==> flow/design.v <==
module Dicas(
    input clk,
    input start,                  
    input enter,                  
    input [17:12] sw_senha,       
    input [5:0] sw_tentativa,     
    output reg [6:0] HEX6,        
    output reg [6:0] HEX7         
);
    reg [5:0] senha_reg = 0;
    reg [5:0] tentativa_reg = 0;
    reg [5:0] and_result = 0;
    reg [5:0] or_result  = 0;
    always @(posedge clk) begin
        if (start)
            senha_reg <= sw_senha;
    end
    always @(posedge clk) begin
        if (enter) begin
            tentativa_reg <= sw_tentativa;
            and_result <= senha_reg & sw_tentativa;
            or_result  <= senha_reg | sw_tentativa;
        end
    end
    always @(*) begin
        HEX7 = ~{
            1'b0,              
            and_result[5],     
            and_result[4],     
            and_result[3],     
            and_result[2],     
            and_result[1],     
            and_result[0]      
        };
        HEX6 = ~{
            1'b0,
            or_result[5],
            or_result[4],
            or_result[3],
            or_result[2],
            or_result[1],
            or_result[0]
        };
    end
endmodule
==> From RTL to reports: Dicas <==
The steps from the RTL of Dicas to its reports follow in flow order.
Lines are those of the file above, counted from 1.
Cell names lack the library's common part.
{ "design": {"design": "Dicas", "clock": "clk", "cell_library": "sky130hd", "lib_corner": "tt_025C_1v80"} }

==> Word level <==
Yosys after proc, flatten, opt, wreduce and memory -nomap, before mapping. Enables and synchronous resets that opt folds into registers are not counted as muxes. Memory bits, and registers merged into a memory's read port (data or address), are not among the register bits. Print and check cells are not counted. Equal cells are merged and count once.
{ "op_classes": {"n_logic": 4} }
{ "ops": {"columns": ["operator", "n"], "rows": [
  ["6-bit inverter with 7-bit output", 2],
  ["6-bit AND", 1],
  ["6-bit OR", 1]
]} }
{ "word_totals": {"output_inout_bits": 14, "regBits": 18, "in_bits": 15} }

==> Depth <==
Depth = most cells in a row (Yosys ltp): at word level without a register or memory, in the mapped netlist without a sequential cell, where the memories' decode and read muxes count.
{ "logic_depth": {"ltp_word": 1, "abc_area": 0, "depth_mapped": 1, "mapped_depth_nobuf": 1} }

==> After synthesis <==
The flow's flattened synthesis, as Yosys stat reports it; memories are mapped. The netlist is that of the ABC_AREA named above (0 if unset); the other value can give another one.
{ "by_type": {"columns": ["cell_type", "n", "type_area_um2"], "rows": [
  ["edfxtp_1", 18, 540.518],
  ["and2_2", 6, 45.043],
  ["inv_1", 12, 45.043],
  ["or2_1", 6, 37.536],
  ["buf_4", 2, 15.014],
  ["conb_1", 1, 3.754]
]} }
{ "synth_totals": {"seq_area_um2": 540.5, "buf_cells": 2, "cells": 45, "flip_flops": 18, "synth_area_um2": 686.9} }

==> Path before layout <==
Source: OpenSTA report_checks on the synthesized netlist (no wires, ideal clock, input and output delay 20% of the period each), path of least setup slack; recovery checks are left aside. Register names are those of the netlist, which keeps one name where synthesis merged equal registers.
{ "synth_timing": {"path_kind": "flip-flop to flip-flop", "start": "reg senha_reg[0]", "end": "reg or_result[0]", "required_ps": 1031, "setup_time_ps": 259, "arrival_time_ps": 536, "delay_ps": 795, "t_first_pin_ps": 0, "path_slack_ps": 495, "tclk_ps": 1290, "driving_pins": 2, "period_less_setup_slack_ps": 795} }
"delay_ps" is the arrival time less input delay plus setup time.
"driving_pins" counts driving pins, that of a launching flip-flop among them; a cell with two outputs on the path counts twice.
"period_less_setup_slack_ps" = period - worst setup slack (recovery checks aside). The figure is calculated, with input and output delays left at 20% of the set period.
Between the ends stands the longest chain of elaborated cells between them, by number of cells; it is not shown to be the way that was timed. Of several equally long chains one is given.
Each line given opens the expression or statement behind the cell; cells for indexed reads and writes are added by Yosys, which also makes memories of some case tables.
{ "synth_via": {"path_cell_list": "edfxtp_1 > or2_1", "elab_chain_cells": 1, "cells_between": 1, "lines_between": 1, "classes_between": "1 x logic"} }
{ "synth_rtl": {"columns": ["item", "line_no", "text"], "rows": [
  ["from (decl)", 10, "reg [5:0] senha_reg = 0;"],
  ["from (assign)", 16, "senha_reg <= sw_senha;"],
  ["6-bit OR", 22, "or_result  <= senha_reg | sw_tentativa;"],
  ["to (assign)", 22, null],
  ["to (decl)", 13, "reg [5:0] or_result  = 0;"]
]} }

==> Worst path after layout <==
Path of least setup slack in the final report of run B (OpenROAD, finished layout, wires in). Where an end is a register, its clock arrival counts in the times.
The path's times are printed in steps of 10 ps; the period is the one set.
{ "layout_timing": {"path_kind": "flip-flop to output port", "start": "reg or_result[4]", "end": "out HEX6[4]", "driving_pins": 3, "required_ps": 790, "path_slack_ps": -40, "arrival_time_ps": 830, "t_first_pin_ps": 270, "output_delay_ps": 200, "tclk_ps": 990} }
Between the ends stands the longest chain of elaborated cells between them, by number of cells; it is not shown to be the way that was timed. Of several equally long chains one is given.
{ "layout_via": {"path_cell_list": "edfxtp_1 > inv_1 > buf_2", "elab_chain_cells": 1, "cells_between": 1, "lines_between": 1, "classes_between": "1 x logic"} }
{ "layout_rtl": {"columns": ["item", "line_no", "text"], "rows": [
  ["from (decl)", 13, "reg [5:0] or_result  = 0;"],
  ["from (assign)", 22, "or_result  <= senha_reg | sw_tentativa;"],
  ["6-bit inverter with 7-bit output", 35, "HEX6 = ~{"],
  ["to (decl)", 7, "output reg [6:0] HEX6,"]
]} }

## Implementation results

Module Dicas, platform sky130hd: 2 stored runs of the flow (Yosys, OpenROAD) with differing settings, in no particular order. Input and output delays are each 20% of the period that was set; the output load is 0.01 pF.
"timing.achieved_period_ps": clock period set for the run, less the worst setup slack. It is reckoned from that one timing run; input and output delays stay at 20% of the period that was set.
By "worstPathTime_ps" is meant the share of the clock period that the worst setup path is allowed (20% is reserved at inputs, 20% at outputs), minus its slack. Clock arrival times at its registers enter into it.
"totalPower_uw" rests on the timing tool's default activity at the inputs, not on a simulated workload.
"worstPathTime_ps" is given in steps of 10 ps.

Run A
==> flow/run.sh <==
#!/bin/bash
# the make line also repeats the synthesis and layout settings of config.mk as NAME=value (left out here)
make -C /OpenROAD-flow-scripts/flow DESIGN_CONFIG=/design/flow/config.mk WORK_HOME=/design/flow/orfs CLKGATE_MAP_FILE= finish
==> flow/config.mk <==
export PLATFORM = sky130hd
export DESIGN_NAME = Dicas
export DESIGN_NICKNAME = Dicas
export VERILOG_FILES = /design/flow/design.v
export SDC_FILE = /design/flow/constraint.sdc
export NUM_CORES = 4
export LEC_CHECK = 0
export ABC_AREA = 0
export CAP_MARGIN = 40
export CELL_PAD_IN_SITES_GLOBAL_PLACEMENT = 2
export CORE_ASPECT_RATIO = 0.67
export CORE_MARGIN = 3
export CORE_UTILIZATION = 65
export MAX_ROUTING_LAYER = met4
export PLACE_DENSITY_LB_ADDON = 0.15
export SETUP_SLACK_MARGIN = 0.11
export SLEW_MARGIN = 20
==> flow/constraint.sdc <==
create_clock -name core_clock -period 1.45 [get_ports {clk}]
set_input_delay 0.2900 -clock core_clock [delete_from_list [all_inputs] [get_ports {clk}]]
set_output_delay 0.2900 -clock core_clock [all_outputs]
set_load 0.01 [all_outputs]

==> results of run A, as JSON <==
{
  "outcome": "no final report: floorplanning broke off with PDN-0185"
}

Run B
==> flow/run.sh <==
#!/bin/bash
# the make line also repeats the synthesis and layout settings of config.mk as NAME=value (left out here)
make -C /OpenROAD-flow-scripts/flow DESIGN_CONFIG=/design/flow/config.mk WORK_HOME=/design/flow/orfs CLKGATE_MAP_FILE= finish
==> flow/config.mk <==
export PLATFORM = sky130hd
export DESIGN_NAME = Dicas
export DESIGN_NICKNAME = Dicas
export VERILOG_FILES = /design/flow/design.v
export SDC_FILE = /design/flow/constraint.sdc
export NUM_CORES = 4
export LEC_CHECK = 0
export CAP_MARGIN = 20
export CORE_MARGIN = 2
export CORE_UTILIZATION = 40
export SETUP_SLACK_MARGIN = 0.14
export SLEW_MARGIN = 20
==> flow/constraint.sdc <==
create_clock -name core_clock -period 0.99 [get_ports {clk}]
set_input_delay 0.1980 -clock core_clock [delete_from_list [all_inputs] [get_ports {clk}]]
set_output_delay 0.1980 -clock core_clock [all_outputs]
set_load 0.01 [all_outputs]

==> results of run B, as JSON <==
{
  "synth_area_um2": 686.9,
  "totalPower_uw": 1413,
  "worstPathTime_ps": 830,
  "critical_path_type": "flip-flop to output port",
  "util_frac": 0.624,
  "timing.achieved_period_ps": 1032,
  "tns_ps": -230,
  "design.die.area_um2": 2064.8,
  "layout_stdcell_area_um2": 972.2,
  "worst_setup_slack_ps": -42,
  "worst_hold_slack_ps": 372
}
