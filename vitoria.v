==> flow/design.v <==
module leds_vitoria (
    input wire clk,
    input wire senha_correta,        
    output reg [17:0] LEDR
);
    reg [23:0] contador = 0;
    reg pisca = 0;
    reg ativo = 0;                   
    always @(posedge clk) begin
        if (senha_correta) begin
            ativo <= 1;              
        end
        if (ativo) begin
            contador <= contador + 1;
            if (contador == 24'd12_500_000) begin
                contador <= 0;
                pisca <= ~pisca;
            end
            LEDR <= (pisca) ? 18'b111111111111111111 : 18'b000000000000000000;
        end else begin
            LEDR <= 18'b0;
        end
    end
endmodule
Tool chain data of leds_vitoria. The steps from the RTL of leds_vitoria to its reports follow in flow order. Line numbers count from 1 in the design file above. Operators: Yosys type, input widths -> output width; for muxes data width and select width s. The mark -- stands for no value.

Design top: leds_vitoria. Clock input: clk. Library: sky130hd. Library corner: tt_025C_1v80.

Word level. Counts by Yosys on the flattened word-level netlist (proc, flatten, opt, wreduce; memories kept). Register bits leave out memories and registers merged into their read ports (data or address); mux counts leave out enables and synchronous resets folded into registers. Print and check cells are left out. Cells with the same type and inputs are merged into one.

The entry for register bits reads 44.

Add/subtract/negate cells: 1. Equality and inequality tests: 1. The entry for mux-type cells reads 1. The figure for bitwise logic cells is 1. Under reduce/logical cells stands 1.

Operators by type and width (number): $add 24x1->24 const B (1); $eq 24x24->1 const B (1); $mux 18 (1); $reduce_and 2->1 (1); $not 1->1 (1).

Logic depth. Yosys ltp: most cells in a row. Word level: on the elaborated netlist, between registers, memories and ports. Mapped: between sequential cells and ports; inverters and the memories' decode and read muxes count.

Under word-level depth stands 2. The entry for ABC_AREA reads 0. For gate-level depth with buffers the number is 7. For gate-level depth less buffers the number is 6.

Synthesis result. Source: synth_stat.txt of the flow (Yosys; design flattened, memories mapped). It holds for the ABC_AREA given above (unset counts as 0); a run with the other value may have another netlist. Totals and module areas in this step are rounded.

Cell types (number): sky130_fd_sc_hd__edfxtp_1 (26); sky130_fd_sc_hd__buf_4 (17); sky130_fd_sc_hd__xnor2_1 (12); sky130_fd_sc_hd__nand2_1 (12); sky130_fd_sc_hd__nor2_1 (11); sky130_fd_sc_hd__nand3_1 (8); sky130_fd_sc_hd__or3_1 (6); sky130_fd_sc_hd__a21oi_1 (7); sky130_fd_sc_hd__nand4_1 (5); sky130_fd_sc_hd__xor2_1 (3); sky130_fd_sc_hd__ha_1 (2); sky130_fd_sc_hd__nor4_1 (4); sky130_fd_sc_hd__or4_1 (3); sky130_fd_sc_hd__dfxtp_1 (1); sky130_fd_sc_hd__o21ai_0 (4); sky130_fd_sc_hd__inv_1 (5); sky130_fd_sc_hd__and4_1 (2); sky130_fd_sc_hd__nor4b_1 (2).

Other cell types: 11; their cells: 15.

For mapped cells the number is 145. Under cell area after synthesis stands 1529 µm². The figure for sequential part of the area is 800.8 µm². The entry for mapped flip-flops reads 27. Under buffers stands 19.

Timing after synthesis. Path of least setup slack by OpenSTA after synthesis, without wires, with an ideal clock, recovery checks aside; 20% of the period is set as input and as output delay. Where synthesis merged equal registers, the netlist keeps one of their names.

Path type: flip-flop to flip-flop. Start: reg contador[7]. End: reg contador[10]. The figure for period is 2.48 ns. The figure for time at the first pin is 0.000 ns. Data arrival time: 1.671 ns. Under setup slack stands 0.543 ns. The figure for delay of the path is 1.937 ns. The figure for driving pins on the path is 6. The entry for synthesis period reached reads 1.937 ns.

"delay of the path" is the arrival time less input delay plus setup time. "driving pins on the path" counts driving pins, that of a launching flip-flop among them; a cell with two outputs on the path counts twice. "synthesis period reached" = period - worst setup slack (recovery checks aside). The figure is calculated, with input and output delays left at 20% of the set period. The rows between start and end are the longest chain of elaborated cells between them; the timing report does not say that the signal goes this way. Where chains are equally long, one stands for them. Each line given opens the expression or statement behind the cell; cells for indexed reads and writes are added by Yosys, which also makes memories of some case tables.

Path through: sky130_fd_sc_hd__edfxtp_1 sky130_fd_sc_hd__nor4b_1 sky130_fd_sc_hd__nand4_1 sky130_fd_sc_hd__nor3_1 sky130_fd_sc_hd__clkbuf_1 sky130_fd_sc_hd__nor2_1. For cells in the longest elaborated chain the number is 1. The figure for elaborated cells between the ends (all ways) is 2. Under RTL lines with such cells stands 2.

Ends and longest elaborated chain, post-synthesis: from (decl) (line 6) `reg [23:0] contador = 0;`; from (assign) (line 14) `contador <= contador + 1;`; from (assign) (line 16) `contador <= 0;`; $add 24x1->24 (line 14); to (assign) (line 14); to (assign) (line 16); to (decl) (line 6).

Timing after layout. Path of least setup slack in the final report of flow run 1 (OpenROAD, finished layout, wires in). Where an end is a register, its clock arrival counts in the times.

Path type: flip-flop to flip-flop. Start: reg contador[7]. End: reg contador[20]. The figure for period is 2.15 ns. The figure for time at the first pin is 0.27 ns. Data arrival time: 2.07 ns. Under setup slack stands 0.22 ns. The figure for driving pins on the path is 5.

The rows between start and end are the longest chain of elaborated cells between them; the timing report does not say that the signal goes this way. Where chains are equally long, one stands for them.

Path through: sky130_fd_sc_hd__edfxtp_1 sky130_fd_sc_hd__nand3_1 sky130_fd_sc_hd__or3_4 sky130_fd_sc_hd__or4_1 sky130_fd_sc_hd__a21oi_1. For cells in the longest elaborated chain the number is 1. The figure for elaborated cells between the ends (all ways) is 2. Under RTL lines with such cells stands 2.

Ends and longest elaborated chain, post-layout: from (decl) (line 6) `reg [23:0] contador = 0;`; from (assign) (line 14) `contador <= contador + 1;`; from (assign) (line 16) `contador <= 0;`; $add 24x1->24 (line 14); to (assign) (line 14); to (assign) (line 16); to (decl) (line 6).

Hand-over note for leds_vitoria

Top module leds_vitoria; platform sky130hd; tools Yosys and OpenROAD; 2 stored runs in no particular order. Input and output delays are each 20% of the period that was set; the output load is 0.01 pF. "reached clock period" = clock period - worst setup slack. The figure is calculated, with input and output delays left at 20% of the set period. "worst setup path time" means the part of the period allowed to the worst setup path (the constraints hold back 20% at inputs and 20% at outputs) less its slack; where the path has registers, the arrival times of their clocks count too. "power" is the tool's figure for a default switching activity; nothing was simulated. The results are shown rounded.

Files of flow run 1:
==> flow/run.sh <==
#!/bin/bash
# the make line also repeats the synthesis and layout settings of config.mk as NAME=value (left out here)
make -C /OpenROAD-flow-scripts/flow DESIGN_CONFIG=/design/flow/config.mk WORK_HOME=/design/flow/orfs CLKGATE_MAP_FILE= finish
==> flow/config.mk <==
export PLATFORM = sky130hd
export DESIGN_NAME = leds_vitoria
export DESIGN_NICKNAME = leds_vitoria
export VERILOG_FILES = /design/flow/design.v
export SDC_FILE = /design/flow/constraint.sdc
export NUM_CORES = 4
export LEC_CHECK = 0
export ABC_AREA = 0
export CAP_MARGIN = 20
export CELL_PAD_IN_SITES_DETAIL_PLACEMENT = 1
export CELL_PAD_IN_SITES_GLOBAL_PLACEMENT = 2
export CORE_MARGIN = 6
export CORE_UTILIZATION = 31
export GPL_TIMING_DRIVEN = 0
export MAX_ROUTING_LAYER = met5
export PLACE_DENSITY = 0.86
export SETUP_SLACK_MARGIN = 0.32
export SLEW_MARGIN = 20
==> flow/constraint.sdc <==
create_clock -name core_clock -period 2.15 [get_ports {clk}]
set_input_delay 0.4300 -clock core_clock [delete_from_list [all_inputs] [get_ports {clk}]]
set_output_delay 0.4300 -clock core_clock [all_outputs]
set_load 0.01 [all_outputs]

Results of flow run 1. The standard-cell area after layout stands at 2287 µm². The reached clock period stands at 1.934 ns. The measured utilization in the final report is 48.4%. The power stands at 0.001248 W. The lowest setup slack stands at 0.216 ns. The synthesis area reads 1529 µm². The worst setup path time reads 1.93 ns. Kind of the worst setup path: flip-flop to flip-flop. The overall die area stands at 6762 µm². The measured smallest hold slack is 0.533 ns. The sum of negative setup slack comes to 0.000 ns.

Files of flow run 2:
==> flow/run.sh <==
#!/bin/bash
# the make line also repeats the synthesis and layout settings of config.mk as NAME=value (left out here)
make -C /OpenROAD-flow-scripts/flow DESIGN_CONFIG=/design/flow/config.mk WORK_HOME=/design/flow/orfs CLKGATE_MAP_FILE= finish
==> flow/config.mk <==
export PLATFORM = sky130hd
export DESIGN_NAME = leds_vitoria
export DESIGN_NICKNAME = leds_vitoria
export VERILOG_FILES = /design/flow/design.v
export SDC_FILE = /design/flow/constraint.sdc
export NUM_CORES = 4
export LEC_CHECK = 0
export ABC_AREA = 0
export CAP_MARGIN = 0
export CORE_MARGIN = 3
export CORE_UTILIZATION = 25
export CTS_CLUSTER_DIAMETER = 143
export GPL_ROUTABILITY_DRIVEN = 0
export MAX_ROUTING_LAYER = met5
export PLACE_DENSITY_LB_ADDON = 0.11
export SETUP_SLACK_MARGIN = -0.21
export SLEW_MARGIN = 20
==> flow/constraint.sdc <==
create_clock -name core_clock -period 3.65 [get_ports {clk}]
set_input_delay 0.7300 -clock core_clock [delete_from_list [all_inputs] [get_ports {clk}]]
set_output_delay 0.7300 -clock core_clock [all_outputs]
set_load 0.01 [all_outputs]

Results of flow run 2. The standard-cell area after layout stands at 1733 µm². The sum of negative setup slack comes to 0.000 ns. The measured utilization in the final report is 30.4%. The worst setup path time reads 1.54 ns. Kind of the worst setup path: flip-flop to output port. The synthesis area reads 1529 µm². The overall die area stands at 7090 µm². The power stands at 0.0006505 W. The reached clock period stands at 2.269 ns. The measured smallest hold slack is 0.493 ns. The lowest setup slack stands at 1.381 ns.

End of note.
