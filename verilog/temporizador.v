==> flow/design.v <==
module hex7seg (
    input [3:0] in,
    output reg [6:0] out
);
    always @(*) begin
        case (in)
            4'd0: out = 7'b1000000;
            4'd1: out = 7'b1111001;
            4'd2: out = 7'b0100100;
            4'd3: out = 7'b0110000;
            4'd4: out = 7'b0011001;
            4'd5: out = 7'b0010010;
            4'd6: out = 7'b0000010;
            4'd7: out = 7'b1111000;
            4'd8: out = 7'b0000000;
            4'd9: out = 7'b0011000;
            default: out = 7'b1111111;
        endcase
    end
endmodule
module temporizador (
    input wire tick,               
    input wire start,              
    input wire pare,               
    output wire [6:0] seg_min_dz,
    output wire [6:0] seg_min_un,
    output wire [6:0] seg_sec_dz,
    output wire [6:0] seg_sec_un,
    output wire [6:0] seg_dec,
    output reg derrota             
);
    reg [3:0] dec = 0;
    reg [5:0] sec = 0;
    reg [5:0] min = 0;
    reg ativo = 0;
    reg congelado = 0;
    reg start_sync_0 = 0;
    reg start_sync_1 = 0;
    wire start_edge;
    assign start_edge = (start_sync_0 & ~start_sync_1);   
    always @(posedge tick) begin
        start_sync_0 <= start;
        start_sync_1 <= start_sync_0;
        if (start_edge) begin
            min <= 3;
            sec <= 0;
            dec <= 0;
            ativo <= 1;
            congelado <= 0;
            derrota <= 0;             
        end
        else if (ativo && !congelado) begin
            if (dec == 0) begin
                dec <= 9;
                if (sec == 0) begin
                    if (min != 0) begin
                        min <= min - 1;
                        sec <= 59;
                    end else begin
                        ativo <= 0;
                        min <= 0;
                        sec <= 0;
                        dec <= 0;
                        derrota <= 1;   
                    end
                end else begin
                    sec <= sec - 1;
                end
            end else begin
                dec <= dec - 1;
            end
        end
        if (pare)
            congelado <= 1;
    end
    wire [3:0] min_dz = min / 10;
    wire [3:0] min_un = min % 10;
    wire [3:0] sec_dz = sec / 10;
    wire [3:0] sec_un = sec % 10;
    hex7seg h0 (.in(dec),     .out(seg_dec));
    hex7seg h1 (.in(sec_un),  .out(seg_sec_un));
    hex7seg h2 (.in(sec_dz),  .out(seg_sec_dz));
    hex7seg h3 (.in(min_un),  .out(seg_min_un));
    hex7seg h4 (.in(min_dz),  .out(seg_min_dz));
endmodule
* From RTL to reports: temporizador
What the tools print for temporizador, step after step.
Lines are those of the file above, counted from 1.
Cell names lack the library's common part.
A cell with - has no value.
- Top :: temporizador
- Clock input :: tick
- Cell library :: sky130hd
- Corner :: tt_025C_1v80

* Word-level counts
Yosys after proc, flatten, opt, wreduce and memory -nomap, before mapping. Enables and synchronous resets that opt folds into registers are not counted as muxes. Memory bits, and registers merged into a memory's read port (data or address), are not among the register bits. Print and check cells are not counted. Equal cells are merged and count once.
Memory sizes are those after Yosys's memory passes, which may raise the word count (mostly to a power of two), join words into wider ones and drop unused or constant bits.
- Add/subtract/negate cells :: 3
- $lt $le $gt $ge :: 0
- Divide/modulo/power cells :: 4
- Shift operators :: 0
- $mul :: 0
- Muxes and demuxes :: 6
- Equal/unequal tests :: 0
- Reductions and logical operators :: 8
- Bitwise gates (word level) :: 3
** Operator list (number)
- divider 6 x 4 -> 32 bit with constant B :: 2
- modulo 6 x 4 -> 32 bit with constant B :: 2
- two-way mux 6 bit :: 3
- subtractor 6 x 1 -> 6 bit with constant B :: 2
- two-way mux 4 bit :: 3
- logical NOT 6 bit :: 1
- nonzero test 6 bit :: 1
- subtractor 4 x 1 -> 4 bit with constant B :: 1
- logical NOT 4 bit :: 1
- AND reduction 4 bit :: 1
- AND reduction 3 bit :: 1
- NOT 1 bit :: 2
- AND reduction 2 bit :: 1
- AND 1 bit :: 1
- logical AND 1 bit :: 1
- logical NOT 1 bit :: 1
- Output and inout bits :: 36
- Flip-flop bits (word level) :: 21
- Bits of input ports :: 3
- Clocked read ports x word width :: 0
- Elaborated cells :: 37
- Latch bits :: 0
- Memory bits (writable) :: 0
- Memory cells :: 5
- Bits in read-only memories :: 560
** Memories
- (no name shown) :: words 16, width 7, read ports 1, write ports 0, line 6 : case (in)
- (no name shown) :: words 16, width 7, read ports 1, write ports 0, line 6
- (no name shown) :: words 16, width 7, read ports 1, write ports 0, line 6
- (no name shown) :: words 16, width 7, read ports 1, write ports 0, line 6
- (no name shown) :: words 16, width 7, read ports 1, write ports 0, line 6

* Logic depth
Yosys ltp: most cells in a row. Word level: on the elaborated netlist, between registers, memories and ports. Mapped: between sequential cells and ports; inverters and the memories' decode and read muxes count.
- Depth after elaboration :: 4
- ABC_AREA :: 0
- Gate-level depth with buffers :: 15
- Mapped depth without buffers :: 13

* Mapped cells and area
Yosys stat after the flow's synthesis: flattened, memories mapped to cells. It holds for the ABC_AREA given above (unset counts as 0); a run with the other value may have another netlist.
- Buffers :: 17
- Standard cells after synthesis :: 345
- Cell area after synthesis :: 2551.2 sq um
- Sequential part of the area :: 420.4 sq um
- Flip-flops :: 21
** Cell types
- ha_1 :: number 35, total area 437.92 sq um
- dfxtp_1 :: number 21, total area 420.403 sq um
- a21oi_1 :: number 29, total area 145.139 sq um
- o21ai_0 :: number 27, total area 135.13 sq um
- nor2_1 :: number 34, total area 127.622 sq um
- nand2_1 :: number 30, total area 112.608 sq um
- nand2b_1 :: number 14, total area 87.584 sq um
- inv_1 :: number 22, total area 82.579 sq um
- mux2i_1 :: number 8, total area 80.077 sq um
- xnor2_1 :: number 7, total area 61.309 sq um
- mux2_4 :: number 3, total area 45.043 sq um
- nor3_1 :: number 9, total area 45.043 sq um
- nor2b_1 :: number 6, total area 37.536 sq um
- buf_2 :: number 7, total area 35.034 sq um
- nand3_1 :: number 7, total area 35.034 sq um
- xor2_1 :: number 4, total area 35.034 sq um
- mux2_2 :: number 3, total area 33.782 sq um
- a31oi_1 :: number 5, total area 31.28 sq um
Other cell types: 39; their cells: 74.
By module: a second synthesis without flattening, with its own total; a netlist apart from the flattened one above.
- Cell total of the unflattened synthesis :: 393
- Area (unflattened synthesis) :: 2859.0 sq um
Rows give one instance, submodules left out.
** Modules
- temporizador :: cells 223, instances 1, sequential area 420.4 sq um, area 1651.6 sq um
- hex7seg :: cells 34, instances 5, sequential area 0.0 sq um, area 241.5 sq um

* Worst setup path after synthesis
Path of least setup slack by OpenSTA after synthesis, without wires, with an ideal clock, recovery checks aside; 20% of the period is set as input and as output delay. Where synthesis merged equal registers, the netlist keeps one of their names.
- Path type :: register to output
- Start :: register sec[3]
- End :: output seg_sec_un[3]
- Launch time at the first pin :: 0 ps
- Buffers on the path :: 2
- Stages on the path :: 13
- Delay of the path :: 3053 ps
- Setup slack :: 683 ps
- Clock period :: 4670 ps
- Data required time :: 3736 ps
- Output delay :: 934 ps
- Arrival time :: 3053 ps
- Synthesis period reached :: 3987 ps
"delay of the path" = arrival - input delay + setup time.
A path that ends at an output port has no setup time.
"stages on the path": output pins that drive a net of the path, with the launching flip-flop's if there is one; two outputs of one cell count as two.
"synthesis period reached" = period - worst setup slack (recovery checks aside). The figure is calculated, with input and output delays left at 20% of the set period.
Between the ends stands the longest chain of elaborated cells between them, by number of cells; it is not shown to be the way that was timed. Of several equally long chains one is given.
A line is the first line of the expression or statement that the cell stems from. Yosys adds cells for indexed reads and writes and turns some case tables into memories.
A memory read counts as a cell of the chain, while the word-level depth stops at memories.
At most two assigning lines are given for a register; there are more.
- Cell sequence :: dfxtp_1 buf_2 or2_2 clkbuf_1 ha_1 or4bb_1 o221ai_1 nor2_1 ha_1 o21ai_0 o21ai_2 mux2_2 o21a_1
- Cells in the longest elaborated chain :: 2
- Elaborated cells between the ends (all ways) :: 2
- Source lines of those cells :: 2
- Classes of those cells :: 1 x div; 1 x memory
** RTL lines, path post-synthesis
- start: declaration :: line 33 : reg [5:0] sec = 0;
- start: assignment :: line 46 : sec <= 0;
- start: assignment :: line 67 : sec <= sec - 1;
- modulo 6 x 4 -> 32 bit :: line 79 : wire [3:0] sec_un = sec % 10;
- memory (16 x 7 bit) :: line 6 : case (in)
- end: declaration :: line 28 : output wire [6:0] seg_sec_un,

* Worst path after layout
Path of least setup slack in the final report of job 1 (OpenROAD, finished layout, wires in). Where an end is a register, its clock arrival counts in the times.
The path's times are printed in steps of 10 ps; the period is the one set.
- Path type :: register to output
- Start :: register sec[3]
- End :: output seg_sec_un[5]
- Stages on the path :: 16
- Clock period :: 2490 ps
- Buffers on the path :: 6
- Setup slack :: -1010 ps
- Data required time :: 1990 ps
- Launch time at the first pin :: 260 ps
- Arrival time :: 3000 ps
- Output delay :: 500 ps
Between the ends stands the longest chain of elaborated cells between them, by number of cells; it is not shown to be the way that was timed. Of several equally long chains one is given.
A memory read counts as a cell of the chain, while the word-level depth stops at memories.
At most two assigning lines are given for a register; there are more.
- Cell sequence :: dfxtp_2 or2_4 ha_4 or4bb_1 o221ai_2 buf_4 nor2_4 ha_4 inv_4 buf_6 a31oi_4 buf_6 buf_6 buf_6 a22oi_2 buf_2
- Cells in the longest elaborated chain :: 2
- Elaborated cells between the ends (all ways) :: 2
- Source lines of those cells :: 2
- Classes of those cells :: 1 x div; 1 x memory
** RTL lines, path after layout
- start: declaration :: line 33 : reg [5:0] sec = 0;
- start: assignment :: line 46 : sec <= 0;
- start: assignment :: line 67 : sec <= sec - 1;
- modulo 6 x 4 -> 32 bit :: line 79 : wire [3:0] sec_un = sec % 10;
- memory (16 x 7 bit) :: line 6 : case (in)
- end: declaration :: line 28 : output wire [6:0] seg_sec_un,

Lab notebook: temporizador

Settings and measured results of 2 stored flow runs for module temporizador (sky130hd), not sorted in any way. The constraints put input and output delay at 20% of the set period each and load the outputs with 0.01 pF.
"reached clock period" = clock period - worst setup slack. The figure is calculated, with input and output delays left at 20% of the set period.
"worst path time" = time allowed to the worst setup path (clock period - input delay - output delay, where it has them) - its slack; a late launch clock adds to it, a late capture clock takes from it.
"worst path time" is known to 10 ps.

** Job 1
- Settings :: period_ns=2.49; CORE_UTILIZATION=29; SETUP_SLACK_MARGIN=0.72; TNS_END_PERCENT=60; CTS_CLUSTER_SIZE=93; CAP_MARGIN=0; SLEW_MARGIN=15; CORE_MARGIN=2
- Die area :: 9,563.9 sq um
- Worst-case hold slack :: 364 ps
- Area of the standard cells in the finished layout :: 4,775.8 sq um
- Utilization after layout :: 55.3 %
- Lowest setup slack :: -1,009 ps
- Post-synthesis cell area :: 2,551.2 sq um
- Reached clock period :: 3,499 ps
- Total negative setup slack :: -20,934 ps
- Worst path time :: 3,000 ps
- Worst setup path kind :: register to output

** Job 2
- Settings :: period_ns=3.69; CORE_UTILIZATION=41; SETUP_SLACK_MARGIN=0.76; PLACE_DENSITY=0.66; CORE_ASPECT_RATIO=1.57; CORE_MARGIN=9; CELL_PAD_IN_SITES_GLOBAL_PLACEMENT=2; CELL_PAD_IN_SITES_DETAIL_PLACEMENT=1; TNS_END_PERCENT=95; CAP_MARGIN=25; SLEW_MARGIN=35; MAX_ROUTING_LAYER=met5
- Die area :: 9,458.8 sq um
- Worst-case hold slack :: 387 ps
- Area of the standard cells in the finished layout :: 4,350.4 sq um
- Utilization after layout :: 73.0 %
- Lowest setup slack :: -382 ps
- Post-synthesis cell area :: 2,551.2 sq um
- Reached clock period :: 4,072 ps
- Total negative setup slack :: -3,464 ps
- Worst path time :: 3,330 ps
- Worst setup path kind :: register to output
